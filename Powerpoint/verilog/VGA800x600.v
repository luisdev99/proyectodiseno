==> flow/design.v <==
module clockDivider(
    input clk,
    output one_hz_clk
);
    reg [27:0] counter;
    reg nuestroClock;
    always @(posedge clk  ) begin
            counter <= counter + 1;
            if(counter == 100000000/2)  
            begin
                counter <= 0;
                nuestroClock <= ~nuestroClock;		
            end
    end
    assign one_hz_clk = nuestroClock;
endmodule
module VGA800x600(
    input reset,
    input clk,
    input  nextIMG  ,
    input previousIMG,
    output[2:0] red,
    output[2:0] green,
    output[1:0] blue,
    output hsync,
    output vsync
);
    reg [2:0]position;  
    reg [10:0] hcount  ;
    reg [10:0] vcount  ;
    reg hsync_buf;
    reg vsync_buf;
    reg[(8-1):0] rgb;
    reg [15:0] address;
    reg[15:0] addressP;
    wire [3:0] img_pixel;
    wire _reset;
    wire statesClock;  
    wire vga_clk;  
    assign _reset=reset;
    assign hsync = hsync_buf;
    assign vsync = vsync_buf;
    ImageRom rom(.address(addressP),.data(img_pixel));
    clockDivider stateDividerClock(clk, statesClock);
    assign {red,green,blue}={rgb[7:5],rgb[4:2],rgb[1:0]};
    parameter img1 = 2'd0;
    parameter img2 = 2'd1;
    parameter img3 = 2'd2;
    parameter img4 = 2'd3;
    reg [1:0] currentState  ;
    reg [1:0] nextState  ;
    always @(posedge statesClock  ) begin
        if(reset)
            currentState <= img1;
        else
            currentState <= nextState;
    end
    always @(posedge vga_clk    ) begin
        case (currentState)
            img1: begin
                if(nextIMG)
                    nextState = img2;
                else if (previousIMG) 
                    nextState = img4;
                else
                    nextState = img1;
            end
            img2: begin
                if(nextIMG)
                    nextState = img3;
                else if (previousIMG)
                    nextState = img1;
                else
                    nextState = img2;
            end
            img3: begin
                if(nextIMG)
                    nextState = img4;
                else if (previousIMG)
                    nextState = img2;
                else
                    nextState = img3;
            end
            img4: begin
                if(nextIMG)
                    nextState = img1;
                else if (previousIMG)
                    nextState = img3;
                else
                    nextState = img4;
            end
            default: nextState = 2'bx;
        endcase
    end
    always @(posedge vga_clk     ) begin
        case (currentState)
            img1: position = 3'd0;
            img2: position = 3'd1;
            img3: position = 3'd2;
            img4: position = 3'd3;
            default: position = 3'd0;
        endcase
    end
    DCM_SP #(.CLKFX_DIVIDE(5), .CLKFX_MULTIPLY(2), .CLKIN_PERIOD(10))
    vga_clock_dcm (.CLKIN(clk), .CLKFX(vga_clk), .CLKFB(0), .PSEN(0), .RST(0));
    always @ (posedge   vga_clk )begin  
        if (address >= 15000) begin
            address <= 16'd0;
        end
        if (_reset)
        begin
            hcount <= 11'h0;
            vcount <= 11'h0;
            vsync_buf <= 1'b0;
            hsync_buf <= 1'b0;
            address<=16'd0;
        end
        else begin
            if (hcount == 1056) begin
                hcount <= 0;
                if (vcount == 628)
                    vcount <= 0;
                else
                    vcount <= vcount + 11'd1;
            end
            else
                hcount <= hcount + 11'd1;
            if ((vcount >= 601) && (vcount < 605))
                vsync_buf <= 1; 
            else
                vsync_buf <= 0;
            if ((hcount >= 840) && (hcount < 968))
                hsync_buf <= 1; 
            else
                hsync_buf <= 0;
            if ((hcount < 800) && (vcount < 600))begin
                if(hcount>290 && hcount<=(290+150))begin
                    if(vcount>200 && vcount<=(200+100))begin
                        address<=address+16'd1;
                        if(position==3'd0)begin
                           addressP<=(address+(16'd0*16'd15000));
                        end else if(position==3'd1)begin
                            addressP<=(address+(16'd1*16'd15000));
                        end else if(position==3'd2)begin
                            addressP<=(address+(16'd2*16'd15000));
                        end else if(position==3'd3)begin
                            addressP<=(address+(16'd3*16'd15000));
                        end 
                        rgb<={ {3{img_pixel[2]}}, {3{img_pixel[1]}}, {2{img_pixel[0]}} };
                    end else begin
                        rgb<=8'hff;
                    end
                end else 
                    rgb<=8'hff;
            end else begin
                rgb <=8'hff;
            end
        end
    end
endmodule
======== Reports on clockDivider ========
What the tools print for clockDivider, step after step.
Lines are those of the file above, counted from 1.
Operators: Yosys type, input widths -> output width; for muxes data width and select width s.
Library cell names are shortened.
A cell with n/a has no value.
set-up
  design top .............................. clockDivider
  clock port .............................. clk
  library ................................. sky130hd
  timing corner ........................... tt_025C_1v80

======== Word-level counts ========
Counts by Yosys on the flattened word-level netlist (proc, flatten, opt, wreduce; memories kept). Register bits leave out memories and registers merged into their read ports (data or address); mux counts leave out enables and synchronous resets folded into registers. Print and check cells are left out. Cells with the same type and inputs are merged into one.
cells by class
  add/sub/neg operators ................... 1
  multipliers ............................. 0
  divide/modulo/power cells ............... 0
  $lt $le $gt $ge ......................... 0
  eq/ne operators ......................... 1
  shifts and indexed selects .............. 0
  muxes and demuxes ....................... 0
  bitwise operators ....................... 1
  reduce/logical cells .................... 0
operator list
  operator               count
  $add 28x1->28 const B  1
  $eq 28x26->1 const B   1
  $not 1->1              1
storage and ports
  bits in registers ....................... 29
  latch bits .............................. 0
  RAM bits ................................ 0
  memory bits (read-only) ................. 0
  clocked read ports x word width ......... 0
  memories kept ........................... 0
  input port bits ......................... 1
  output and inout bits ................... 1
  word-level cells ........................ 5

======== Logic depth ========
Yosys ltp: most cells in a row. Word level: on the elaborated netlist, between registers, memories and ports. Mapped: between sequential cells and ports; inverters and the memories' decode and read muxes count.
depth
  depth in word-level cells ............... 1
  ABC_AREA ................................ 0
  gate-level depth with buffers ........... 7
  gate-level depth less buffers ........... 6

======== Synthesis result ========
Yosys stat after the flow's synthesis: flattened, memories mapped to cells. It holds for the ABC_AREA given above (unset counts as 0); a run with the other value may have another netlist.
Totals and module areas in this step are rounded.
mapped netlist
  cells in the netlist .................... 138
  chip area (Yosys) ....................... 1,330 um^2
  mapped flip-flops ....................... 29
cells by type
  cell type  count
  dfxtp_1    28
  xnor2_1    15
  nand3_1    12
  nand4_1    9
  nor2_1     11
  and4_1     4
  nor4_1     5
  edfxtp_1   1
  xor2_1     3
  ha_1       2
  or4_4      2
  nand4_4    1
  a21oi_1    4
  mux2i_1    2
  o21ai_0    4
  and3_1     3
  inv_1      5
  nand2_1    5
Not listed: further types 18, cells in them 22.

======== Timing after synthesis ========
Source: OpenSTA report_checks on the synthesized netlist (no wires, ideal clock, input and output delay 20% of the period each), path of least setup slack; recovery checks are left aside. Register names are those of the netlist, which keeps one name where synthesis merged equal registers.
timing path after synthesis
  path kind ............................... reg-to-reg
  start point ............................. register counter[11]
  end point ............................... register nuestroClock
  clock period ............................ 1,670 ps
  library setup time ...................... 308 ps
  launch time at the first pin ............ 0 ps
  arrival ................................. 1,254 ps
  slack ................................... 107 ps
  delay of the path ....................... 1,562 ps
  stages .................................. 6
  buffers on the path ..................... 2
  synthesis period reached ................ 1,563 ps
"delay of the path" = arrival - input delay + setup time.
"stages": output pins that drive a net of the path, with the launching flip-flop's if there is one; two outputs of one cell count as two.
"synthesis period reached" = period - worst setup slack (recovery checks aside). The figure is calculated, with input and output delays left at 20% of the set period.
The rows between start and end are the longest chain of elaborated cells between them; the timing report does not say that the signal goes this way. Where chains are equally long, one stands for them.
Each line given opens the expression or statement behind the cell; cells for indexed reads and writes are added by Yosys, which also makes memories of some case tables.
between the ends, after synthesis
  cell sequence ........................... dfxtp_1 -> buf_2 -> nor4b_1 -> nand4_1 -> nor2_1 -> buf_2
  length of the longest elaborated chain .. 1
RTL lines, path after synthesis
  what             line  RTL
  start, declared  5     reg [27:0] counter;
  start, assigned  8     counter <= counter + 1;
  start, assigned  11    counter <= 0;
  $eq 28x26->1     9     if(counter == 100000000/2)
  end, assigned    12    nuestroClock <= ~nuestroClock;
  end, declared    6     reg nuestroClock;

======== Timing after layout ========
From the final timing report of run 1: the path of least setup slack in the routed layout; clock arrival at registers is part of the times.
The report prints the path's times to 10 ps; the period is as set.
timing path post-layout
  path kind ............................... reg-to-reg
  start point ............................. register counter[24]
  end point ............................... register nuestroClock
  clock period ............................ 1,700 ps
  library setup time ...................... 280 ps
  launch time at the first pin ............ 320 ps
  arrival ................................. 1,670 ps
  slack ................................... 90 ps
  stages .................................. 5
  buffers on the path ..................... 1
The rows between start and end are the longest chain of elaborated cells between them; the timing report does not say that the signal goes this way. Where chains are equally long, one stands for them.
between the ends, post-layout
  cell sequence ........................... dfxtp_1 -> nor4b_1 -> nand4_1 -> nor2_1 -> buf_4
  length of the longest elaborated chain .. 1
RTL lines, path post-layout
  what             line  RTL
  start, declared  5     reg [27:0] counter;
  start, assigned  8     counter <= counter + 1;
  start, assigned  11    counter <= 0;
  $eq 28x26->1     9     if(counter == 100000000/2)
  end, assigned    12    nuestroClock <= ~nuestroClock;
  end, declared    6     reg nuestroClock;

Subject: flow runs of clockDivider

Hi,

Module clockDivider, platform sky130hd: 2 stored runs of the flow (Yosys, OpenROAD) with differing settings, in no particular order. Input and output delays are each 20% of the period that was set; the output load is 0.01 pF.
By "achieved clock period" is meant the clock period of the run minus its worst setup slack. This is arithmetic on one report: input and output delays are still those of the set period (20% each).
By "critical path time" is meant the share of the clock period that the worst setup path is allowed (20% is reserved at inputs, 20% at outputs), minus its slack. Clock arrival times at its registers enter into it.
"total power after layout" is the tool's figure for a default switching activity; nothing was simulated.
"critical path time" is given in steps of 10 ps.
Measured values are rounded.

======== run 1 ========
==> flow/run.sh <==
#!/bin/bash
# the make line also repeats the synthesis and layout settings of config.mk as NAME=value (left out here)
make -C /OpenROAD-flow-scripts/flow DESIGN_CONFIG=/design/flow/config.mk WORK_HOME=/design/flow/orfs CLKGATE_MAP_FILE= finish
==> flow/config.mk <==
export PLATFORM = sky130hd
export DESIGN_NAME = clockDivider
export DESIGN_NICKNAME = clockDivider
export VERILOG_FILES = /design/flow/design.v
export SDC_FILE = /design/flow/constraint.sdc
export NUM_CORES = 4
export LEC_CHECK = 0
export CAP_MARGIN = 20
export CORE_MARGIN = 2
export CORE_UTILIZATION = 57
export SLEW_MARGIN = 20
==> flow/constraint.sdc <==
create_clock -name core_clock -period 1.7 [get_ports {clk}]
set_input_delay 0.3400 -clock core_clock [delete_from_list [all_inputs] [get_ports {clk}]]
set_output_delay 0.3400 -clock core_clock [all_outputs]
set_load 0.01 [all_outputs]

-------- measured, run 1 --------
  total negative setup slack .............. 0 ps
  utilization after layout ................ 68.6 %
  critical path time ...................... 1,610 ps
  class of the worst setup path ........... reg-to-reg
  total power after layout ................ 1,110 uW
  Yosys chip area after synthesis ......... 1,330 um^2
  post-route worst hold slack ............. 457 ps
  standard-cell area after layout ......... 1,520 um^2
  setup slack of the critical path ........ 87 ps
  overall die area ........................ 2,740 um^2
  achieved clock period ................... 1,613 ps

======== run 2 ========
==> flow/run.sh <==
#!/bin/bash
# the make line also repeats the synthesis and layout settings of config.mk as NAME=value (left out here)
make -C /OpenROAD-flow-scripts/flow DESIGN_CONFIG=/design/flow/config.mk WORK_HOME=/design/flow/orfs CLKGATE_MAP_FILE= finish
==> flow/config.mk <==
export PLATFORM = sky130hd
export DESIGN_NAME = clockDivider
export DESIGN_NICKNAME = clockDivider
export VERILOG_FILES = /design/flow/design.v
export SDC_FILE = /design/flow/constraint.sdc
export NUM_CORES = 4
export LEC_CHECK = 0
export CAP_MARGIN = 20
export CELL_PAD_IN_SITES_GLOBAL_PLACEMENT = 0
export CORE_ASPECT_RATIO = 0.77
export CORE_MARGIN = 2
export CORE_UTILIZATION = 52
export CTS_CLUSTER_DIAMETER = 340
export CTS_CLUSTER_SIZE = 19
export GPL_ROUTABILITY_DRIVEN = 1
export SETUP_SLACK_MARGIN = -0.0
export SLEW_MARGIN = 20
export TNS_END_PERCENT = 20
==> flow/constraint.sdc <==
create_clock -name core_clock -period 1.68 [get_ports {clk}]
set_input_delay 0.3360 -clock core_clock [delete_from_list [all_inputs] [get_ports {clk}]]
set_output_delay 0.3360 -clock core_clock [all_outputs]
set_load 0.01 [all_outputs]

-------- measured, run 2 --------
  total power after layout ................ 1,130 uW
  utilization after layout ................ 61.3 %
  standard-cell area after layout ......... 1,520 um^2
  overall die area ........................ 2,990 um^2
  critical path time ...................... 1,590 ps
  class of the worst setup path ........... reg-to-reg
  post-route worst hold slack ............. 465 ps
  setup slack of the critical path ........ 95 ps
  total negative setup slack .............. 0 ps
  Yosys chip area after synthesis ......... 1,330 um^2
  achieved clock period ................... 1,585 ps

Regards
